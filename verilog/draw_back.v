==> flow/design.v <==
module draw_back #(
    parameter PORT_N      = 20 ,
    parameter MEM_DW      = 10 ,
    parameter CAL_DW      = 10 ,
    parameter PORT_W      = PORT_N ==1 ? 1 : $clog2(PORT_N) ,
    parameter END_OF_LIST = 1
)
(
    input  logic                   i_clk       ,
    input  logic                   i_rst_n     ,
    input  logic                   i_port_vld  ,
    input  logic [PORT_W    -1:0]  i_port_id   ,
    input  logic [MEM_DW    -1:0]  i_mem_rdata ,
    output logic [MEM_DW    -1:0]  o_app_rdata ,
    input  logic [MEM_DW    -1:0]  i_app_wadta ,
    output logic                   o_mem_wdata_vld  ,
    output logic [PORT_W    -1:0]  o_mem_waddr  ,
    output logic [MEM_DW    -1:0]  o_mem_wdata ,
    input  logic [CAL_DW    -1:0]  i_app_cal_data ,
    output logic [CAL_DW    -1:0]  o_down_cal_data ,
    input  logic                   i_draw_back 
);
logic                   port_vld_ff;
logic [PORT_W   -1:0]   port_id_ff ;
always_ff @(posedge i_clk) begin
    if (i_rst_n == 1'b0) begin
        port_vld_ff <= 'b0 ;
    end
    else begin
        port_vld_ff <= i_port_vld ;
    end 
end
always_ff @(posedge i_clk) begin
    if (i_port_vld == 1'b1) begin
        port_id_ff <= i_port_id ;
    end
end
logic burst_vld      ;
logic burst_draw_vld ;
assign burst_vld      = i_port_vld & port_vld_ff & (i_port_id == port_id_ff) ;
assign burst_draw_vld = burst_vld & i_draw_back;
logic [MEM_DW  -1:0] mem_rdata_ff ;
logic                mem_wdata_vld     ;
logic [PORT_W  -1:0] mem_waddr         ;
logic [MEM_DW  -1:0] mem_wdata_ff      ; 
assign mem_wdata_vld = port_vld_ff & (~i_draw_back);
assign mem_waddr     = port_id_ff  ;
always_ff @(posedge i_clk) begin
    if (i_port_vld == 1'b1) begin
        mem_wdata_ff      <= burst_draw_vld ? mem_wdata_ff : i_app_wadta  ;
    end
end
always_ff @(posedge i_clk) begin
    if (i_rst_n == 1'b0) begin
        o_mem_wdata_vld <= 1'b0 ;
    end
    else begin
        o_mem_wdata_vld <= mem_wdata_vld ;
    end
end
always_ff @(posedge i_clk) begin
    if (mem_wdata_vld == 1'b1) begin
        o_mem_wdata <= mem_wdata_ff ;
    end
end
assign o_app_rdata = burst_vld ? mem_wdata_ff : i_mem_rdata ;
logic [CAL_DW   -1:0] app_cal_data_ff  ;
always_ff @(posedge i_clk) begin
    if (i_port_vld == 1'b1) begin
        app_cal_data_ff <= burst_draw_vld ? app_cal_data_ff : i_app_cal_data ;
    end
end
assign o_down_cal_data = app_cal_data_ff ;
endmodule
Step by step through the tools: draw_back
The steps from the RTL of draw_back to its reports follow in flow order.
Line numbers count from 1 in the design file above.
Cell names lack the library's common part.
The mark - stands for no value.

design
  design top = draw_back
  clock = i_clk
  cell library = sky130hd
  library corner = tt_025C_1v80

After elaboration
Counts by Yosys on the flattened word-level netlist (proc, flatten, opt, wreduce; memories kept). Register bits leave out memories and registers merged into their read ports (data or address); mux counts leave out enables and synchronous resets folded into registers. Print and check cells are left out. Cells with the same type and inputs are merged into one.

storage and ports
  flip-flop bits (word level) = 37
  output and inout port bits = 36

cells by class
  equal/unequal tests = 1
  multiplexer cells = 1
  bitwise operators = 6
  reductions and logical operators = 1

operators by type and width
  cell                 count
  10-bit 2-to-1 mux    1
  5-bit equality test  1
  1-bit AND            4
  1-bit NOT            2
  2-bit AND reduction  1

Longest topological paths
Yosys ltp: most cells in a row. Word level: on the elaborated netlist, between registers, memories and ports. Mapped: between sequential cells and ports; inverters and the memories' decode and read muxes count.

depth
  depth in word-level cells = 5
  ABC_AREA = 0
  depth in mapped cells = 5
  gate-level depth less buffers = 4

After synthesis
Source: synth_stat.txt of the flow (Yosys; design flattened, memories mapped). It holds for the ABC_AREA given above (unset counts as 0); a run with the other value may have another netlist.

mapped netlist
  cell count = 66
  mapped area = 1376.3 um2
  flip-flops = 37
  buffer cells = 6

cells by type
  cell type  count  area in all (um2)
  edfxtp_1   35     1.05E+03
  mux2_4     9      135.13
  dfxtp_1    2      40.038
  buf_4      5      37.536
  xor2_1     4      35.034
  and2_1     2      12.512
  buf_6      1      11.261
  mux2_2     1      11.261
  xnor2_1    1      8.758
  o21a_1     1      7.507
  nand4_1    1      6.256
  nor2b_1    1      6.256
  nor4_1     1      6.256
  conb_1     1      3.754
  inv_1      1      3.754

Worst setup path after synthesis
Source: OpenSTA report_checks on the synthesized netlist (no wires, ideal clock, input and output delay 20% of the period each), path of least setup slack; recovery checks are left aside. Register names are those of the netlist, which keeps one name where synthesis merged equal registers.

path post-synthesis
  kind = input to output
  start = input port i_port_id[0]
  end = output port o_app_rdata[0]
  clock period = 2.38 ns
  output delay = 0.476 ns
  arrival time = 1.503 ns
  data required time = 1.904 ns
  slack = 0.401 ns
  path delay = 1.027 ns
  driving pins on the path = 5
  buffers on the path = 1
  synthesis period reached = 1.979 ns

"path delay" is the arrival time less input delay plus setup time.
A path that ends at an output port has no setup time.
"driving pins on the path" counts driving pins, that of a launching flip-flop among them; a cell with two outputs on the path counts twice.
"synthesis period reached" is the clock period less the worst setup slack; recovery checks do not enter. This is arithmetic on one report: input and output delays are still those of the set period (20% each).
The rows between start and end are the longest chain of elaborated cells between them; the timing report does not say that the signal goes this way. Where chains are equally long, one stands for them.
Each line given opens the expression or statement behind the cell; cells for indexed reads and writes are added by Yosys, which also makes memories of some case tables.

on the way, post-synthesis
  cell sequence = xor2_1 -> nor4_1 -> nand4_1 -> buf_6 -> mux2_4
  length of the longest elaborated chain = 3

ends and longest elaborated chain, post-synthesis
  what                 RTL line  source
  start: declaration   12        input  logic [PORT_W    -1:0]  i_port_id   ,
  5-bit equality test  40        assign burst_vld      = i_port_vld & port_vld_ff & (i_port_id == port_id_ff) ;
  1-bit AND            40
  10-bit 2-to-1 mux    66        assign o_app_rdata = burst_vld ? mem_wdata_ff : i_mem_rdata ;
  end: declaration     14        output logic [MEM_DW    -1:0]  o_app_rdata ,

Worst path after layout
Path of least setup slack in the final report of run 2 (OpenROAD, finished layout, wires in). Where an end is a register, its clock arrival counts in the times.

path post-layout
  kind = input to output
  start = input port i_port_id[2]
  end = output port o_app_rdata[2]
  clock period = 2.85 ns
  output delay = 0.57 ns
  arrival time = 2.17 ns
  data required time = 2.28 ns
  slack = 0.11 ns
  driving pins on the path = 7
  buffers on the path = 3

The rows between start and end are the longest chain of elaborated cells between them; the timing report does not say that the signal goes this way. Where chains are equally long, one stands for them.

on the way, post-layout
  cell sequence = dlygate4sd2_1 -> xor2_1 -> nor4_1 -> nand4_1 -> buf_6 -> mux2_4 -> clkdlybuf4s15_1
  length of the longest elaborated chain = 3

ends and longest elaborated chain, post-layout
  what                 RTL line  source
  start: declaration   12        input  logic [PORT_W    -1:0]  i_port_id   ,
  5-bit equality test  40        assign burst_vld      = i_port_vld & port_vld_ff & (i_port_id == port_id_ff) ;
  1-bit AND            40
  10-bit 2-to-1 mux    66        assign o_app_rdata = burst_vld ? mem_wdata_ff : i_mem_rdata ;
  end: declaration     14        output logic [MEM_DW    -1:0]  o_app_rdata ,

Appendix: measured runs

draw_back through Yosys and OpenROAD on sky130hd: 2 stored runs, unordered, with their settings and measured results. The constraints put input and output delay at 20% of the set period each and load the outputs with 0.01 pF.
"achieved clock period": clock period set for the run, less the worst setup slack. It is reckoned from that one timing run; input and output delays stay at 20% of the period that was set.
"worst setup path time" = time allowed to the worst setup path (clock period - input delay - output delay, where it has them) - its slack; a late launch clock adds to it, a late capture clock takes from it.
"power": no workload was simulated; the value follows from the tool's default switching activity.

Run 1
==> flow/run.sh <==
#!/bin/bash
# the make line also repeats the synthesis and layout settings of config.mk as NAME=value (left out here)
make -C /OpenROAD-flow-scripts/flow DESIGN_CONFIG=/design/flow/config.mk WORK_HOME=/design/flow/orfs CLKGATE_MAP_FILE= finish
==> flow/config.mk <==
export PLATFORM = sky130hd
export DESIGN_NAME = draw_back
export DESIGN_NICKNAME = draw_back
export VERILOG_FILES = /design/flow/design.v
export SDC_FILE = /design/flow/constraint.sdc
export NUM_CORES = 4
export LEC_CHECK = 0
export CAP_MARGIN = 20
export CELL_PAD_IN_SITES_DETAIL_PLACEMENT = 1
export CORE_MARGIN = 9
export CORE_UTILIZATION = 44
export GPL_ROUTABILITY_DRIVEN = 1
export PLACE_DENSITY = 0.37
export SLEW_MARGIN = 20
==> flow/constraint.sdc <==
create_clock -name core_clock -period 1.26 [get_ports {i_clk}]
set_input_delay 0.2520 -clock core_clock [delete_from_list [all_inputs] [get_ports {i_clk}]]
set_output_delay 0.2520 -clock core_clock [all_outputs]
set_load 0.01 [all_outputs]

==> results of run 1 <==
did not finish, clock tree synthesis stopped with DPL-0033

Run 2
==> flow/run.sh <==
#!/bin/bash
# the make line also repeats the synthesis and layout settings of config.mk as NAME=value (left out here)
make -C /OpenROAD-flow-scripts/flow DESIGN_CONFIG=/design/flow/config.mk WORK_HOME=/design/flow/orfs CLKGATE_MAP_FILE= finish
==> flow/config.mk <==
export PLATFORM = sky130hd
export DESIGN_NAME = draw_back
export DESIGN_NICKNAME = draw_back
export VERILOG_FILES = /design/flow/design.v
export SDC_FILE = /design/flow/constraint.sdc
export NUM_CORES = 4
export LEC_CHECK = 0
export CAP_MARGIN = 20
export CORE_MARGIN = 2
export CORE_UTILIZATION = 40
export SLEW_MARGIN = 20
==> flow/constraint.sdc <==
create_clock -name core_clock -period 2.85 [get_ports {i_clk}]
set_input_delay 0.5700 -clock core_clock [delete_from_list [all_inputs] [get_ports {i_clk}]]
set_output_delay 0.5700 -clock core_clock [all_outputs]
set_load 0.01 [all_outputs]

==> results of run 2 <==
chip area after synthesis (Yosys): 1376.3 um2
die area: 3926.3 um2
standard-cell area of the final layout: 2139.6 um2
utilization: 64.6 %
worst setup slack after layout: 0.110 ns
total negative slack: 0.000 ns
worst hold slack: 0.457 ns
power: 1.021 mW
achieved clock period: 2.740 ns
worst setup path time: 1.60 ns
worst setup path kind: input to output
